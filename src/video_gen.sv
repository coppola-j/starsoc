==> flow/design.v <==
package starsoc_params;
    parameter h_visible = 640;                                       
    parameter h_fp = 16;                                             
    parameter h_sync_zone = 96;                                      
    parameter h_bp = 48;                                             
    parameter h_max = (h_visible + h_fp + h_sync_zone + h_bp)-1;     
    parameter v_visible = 480;
    parameter v_fp = 10;
    parameter v_sync_zone = 2;
    parameter v_bp = 33;
    parameter v_max = (v_visible + v_fp + v_sync_zone + v_bp)-1;     
    parameter int visible_origin_x = 0;
    parameter int visible_origin_y = 0;
    parameter int player_x = 320;
    parameter int player_y = 240;
    parameter logic [11:0] COLOR_BLACK = 12'h000;
    parameter logic [11:0] COLOR_WHITE = 12'hFFF;
    parameter logic [11:0] COLOR_RED   = 12'hF00;
    parameter logic [11:0] COLOR_GREEN = 12'h0F0;
    parameter logic [11:0] COLOR_BLUE  = 12'h00F;
    parameter logic [11:0] COLOR_YELLOW = 12'hFF0;
    parameter logic [11:0] COLOR_CYAN   = 12'h0FF;
    parameter logic [11:0] COLOR_MAGENTA = 12'hF0F;
endpackage
import starsoc_params::*;
module video_gen
(
    input         pixel_clk,            
    input         reset,
    input [9:0]   pixel_x,              
    input [9:0]   pixel_y,              
    input  [9:0]  next_pixel_x,         
    input  [9:0]  next_pixel_y,         
    input         hsync,                
    input         vsync,                
    input         video_on,             
    input         next_video_on,        
    output [11:0] rgb_out,              
    output [23:0]  tdata,
    output         tvalid,
    output         tuser,
    output         tlast,
    input          tready                
);
logic [11:0] rgb_reg;
wire [7:0] r = {rgb_out[11:8], rgb_out[11:8]};
wire [7:0] g = {rgb_out[7:4],  rgb_out[7:4]};
wire [7:0] b = {rgb_out[3:0],  rgb_out[3:0]};
always_ff @(posedge pixel_clk, posedge reset) begin
        if(reset) begin
            rgb_reg = COLOR_RED;
        end else begin
            if (((pixel_x >= player_x - 10) && (pixel_x < player_x + 10)) && 
            ((pixel_y >= player_y - 20) && (pixel_y < player_y + 20))) begin
                rgb_reg = COLOR_CYAN;
            end else if (pixel_x == 330) begin
                rgb_reg = COLOR_RED;
            end else begin
                rgb_reg = COLOR_BLUE;
            end
        end 
    end 
assign rgb_out = rgb_reg;
assign tdata  = {r, g, b} && (reset == 0);                                                                   
assign tvalid = tready; 
assign tuser  = (pixel_x == visible_origin_x && pixel_y == visible_origin_y) && (reset == 0);  
assign tlast  = (pixel_x == h_visible-1) && (reset == 0);                                               
endmodule
== Step by step through the tools: video_gen ==
What the tools print for video_gen, step after step.
Lines are those of the file above, counted from 1.
A cell with -- has no value.
Set-up
  top: video_gen
  clock input: pixel_clk
  standard-cell library: sky130hd
  timing corner: tt_025C_1v80

== After elaboration ==
Source: Yosys, flattened and elaborated, memories not mapped. Widths are those after wreduce; folded enables and synchronous resets count as part of the registers. Registers that Yosys merges into a memory's read port (data or address) are not register bits. Print and check cells do not count. Equal cells are merged and count once.
Bit counts
  flip-flop bits (word level): 12
  bits of input ports: 47
  output and inout port bits: 39
  word-level cells: 19
Cells by class
  magnitude comparators: 4
  equal/unequal tests: 2
  multiplexer cells: 2
  bitwise logic cells: 1
  reductions and logical operators: 9
Operators by type and width (count)
  logical AND 24 x 1 -> 1 bit: 1
  two-way mux 12 bit: 2
  less-than comparator 10 x 9 -> 1 bit (second input constant): 2
  logical NOT 10 bit: 2
  == test 10 bit (second input constant): 1
  greater-or-equal comparator 10 x 8 -> 1 bit (second input constant): 1
  greater-or-equal comparator 10 x 9 -> 1 bit (second input constant): 1
  == test 10 x 9 -> 1 bit (second input constant): 1
  logical AND 1 bit: 6
  inverter 1 bit: 1

== Depth ==
Yosys ltp: most cells in a row. Word level: on the elaborated netlist, between registers, memories and ports. Mapped: between sequential cells and ports; inverters and the memories' decode and read muxes count.
Depth
  depth after elaboration: 4
  ABC_AREA: 0
  depth in mapped cells: 3
  depth with buffers taken out: 3

== Synthesis result ==
The flow's flattened synthesis, as Yosys stat reports it; memories are mapped. The netlist is that of the ABC_AREA named above (0 if unset); the other value can give another one.
Totals and module areas in this step are rounded.
Cell types
  sky130_fd_sc_hd__buf_4: count 33, area in all 247.738 µm²
  sky130_fd_sc_hd__dfrtp_1: count 2, area in all 50.048 µm²
  sky130_fd_sc_hd__dfstp_2: count 1, area in all 26.275 µm²
  sky130_fd_sc_hd__nor4_1: count 4, area in all 25.024 µm²
  sky130_fd_sc_hd__nand2_1: count 5, area in all 18.768 µm²
  sky130_fd_sc_hd__a221oi_2: count 1, area in all 15.014 µm²
  sky130_fd_sc_hd__nor2_1: count 4, area in all 15.014 µm²
  sky130_fd_sc_hd__nor4_2: count 1, area in all 12.512 µm²
  sky130_fd_sc_hd__or3_1: count 2, area in all 12.512 µm²
  sky130_fd_sc_hd__nand3_1: count 2, area in all 10.01 µm²
  sky130_fd_sc_hd__nor3_1: count 2, area in all 10.01 µm²
  sky130_fd_sc_hd__and4_1: count 1, area in all 8.758 µm²
  sky130_fd_sc_hd__nand4b_1: count 1, area in all 8.758 µm²
  sky130_fd_sc_hd__nor3b_1: count 1, area in all 7.507 µm²
  sky130_fd_sc_hd__a31oi_1: count 1, area in all 6.256 µm²
  sky130_fd_sc_hd__and2_1: count 1, area in all 6.256 µm²
  sky130_fd_sc_hd__nand4_1: count 1, area in all 6.256 µm²
  sky130_fd_sc_hd__a21oi_1: count 1, area in all 5.005 µm²
Other cell types: 3; their cells: 3.
Mapped netlist
  cells in the netlist: 67
  mapped area: 500 µm²
  area of sequential cells: 76 µm²
  mapped flip-flops: 3
  buffer cells: 33

== Path before layout ==
Source: OpenSTA report_checks on the synthesized netlist (no wires, ideal clock, input and output delay 20% of the period each), path of least setup slack; recovery checks are left aside. Register names are those of the netlist, which keeps one name where synthesis merged equal registers.
Timing path post-synthesis
  path kind: input-to-output
  start point: input port pixel_x[0]
  end point: output port tuser
  clock period: 1.27 ns
  input delay: 0.254 ns
  external output delay: 0.254 ns
  time at the first pin: 0.254 ns
  arrival: 0.914 ns
  required time: 1.016 ns
  path slack: 0.102 ns
  delay of the path: 0.660 ns
  stages: 3
  synthesis period reached: 1.168 ns
"delay of the path" is the arrival time less input delay plus setup time.
At an output port there is no setup time.
"stages": output pins that drive a net of the path, with the launching flip-flop's if there is one; two outputs of one cell count as two.
"synthesis period reached" is the clock period less the worst setup slack; recovery checks do not enter. This is arithmetic on one report: input and output delays are still those of the set period (20% each).
Between the ends stands the longest chain of elaborated cells between them, by number of cells; it is not shown to be the way that was timed. Of several equally long chains one is given.
A line is the first line of the expression or statement that the cell stems from. Yosys adds cells for indexed reads and writes and turns some case tables into memories.
Between the ends, post-synthesis
  cell sequence: sky130_fd_sc_hd__nor4_1 -> sky130_fd_sc_hd__nand4_1 -> sky130_fd_sc_hd__nor2_1
  cells in the longest elaborated chain: 3
RTL lines, path post-synthesis
  from (decl): line 30  | input [9:0]   pixel_x,
  logical NOT 10 bit: line 66  | assign tuser  = (pixel_x == visible_origin_x && pixel_y == visible_origin_y) && (reset == 0);
  logical AND 1 bit (2 in a row): line 66
  to (decl): line 41  | output         tuser,

== Path in the finished layout ==
From the final timing report of run 2: the path of least setup slack in the routed layout; clock arrival at registers is part of the times.
Timing path after layout
  path kind: input-to-output
  start point: input port pixel_x[2]
  end point: output port tuser
  clock period: 1.26 ns
  input delay: 0.25 ns
  external output delay: 0.25 ns
  time at the first pin: 0.25 ns
  arrival: 1.04 ns
  required time: 1.01 ns
  path slack: -0.03 ns
  stages: 5
Between the ends stands the longest chain of elaborated cells between them, by number of cells; it is not shown to be the way that was timed. Of several equally long chains one is given.
Between the ends, after layout
  cell sequence: sky130_fd_sc_hd__clkbuf_2 -> sky130_fd_sc_hd__nor4_4 -> sky130_fd_sc_hd__nand4_1 -> sky130_fd_sc_hd__nor2_1 -> sky130_fd_sc_hd__buf_2
  cells in the longest elaborated chain: 3
RTL lines, path after layout
  from (decl): line 30  | input [9:0]   pixel_x,
  logical NOT 10 bit: line 66  | assign tuser  = (pixel_x == visible_origin_x && pixel_y == visible_origin_y) && (reset == 0);
  logical AND 1 bit (2 in a row): line 66
  to (decl): line 41  | output         tuser,

Lab notebook: video_gen

Flow measurements of video_gen on sky130hd: 2 stored runs with different settings, listed in no order. Input and output delays are each 20% of the period that was set; the output load is 0.01 pF.
Values from the reports are rounded here.
[run 1] settings: period_ns=0.898, CORE_UTILIZATION=68, PLACE_DENSITY_LB_ADDON=0.16, CORE_ASPECT_RATIO=1.41, CORE_MARGIN=8, TNS_END_PERCENT=70, GPL_TIMING_DRIVEN=1, GPL_ROUTABILITY_DRIVEN=0, CTS_CLUSTER_SIZE=98, CTS_CLUSTER_DIAMETER=280, CAP_MARGIN=20, SLEW_MARGIN=20
[run 1] result: did not finish, floorplanning stopped with PDN-0185
[run 2] settings: period_ns=1.26, SETUP_SLACK_MARGIN=-0.05, CAP_MARGIN=20, CORE_MARGIN=2, CORE_UTILIZATION=40, SLEW_MARGIN=20
[run 2] result: chip area after synthesis (Yosys) 500 µm², die area 1600 µm², utilization 0.75, worst setup slack after layout -0.033 ns, total negative slack -0.15 ns
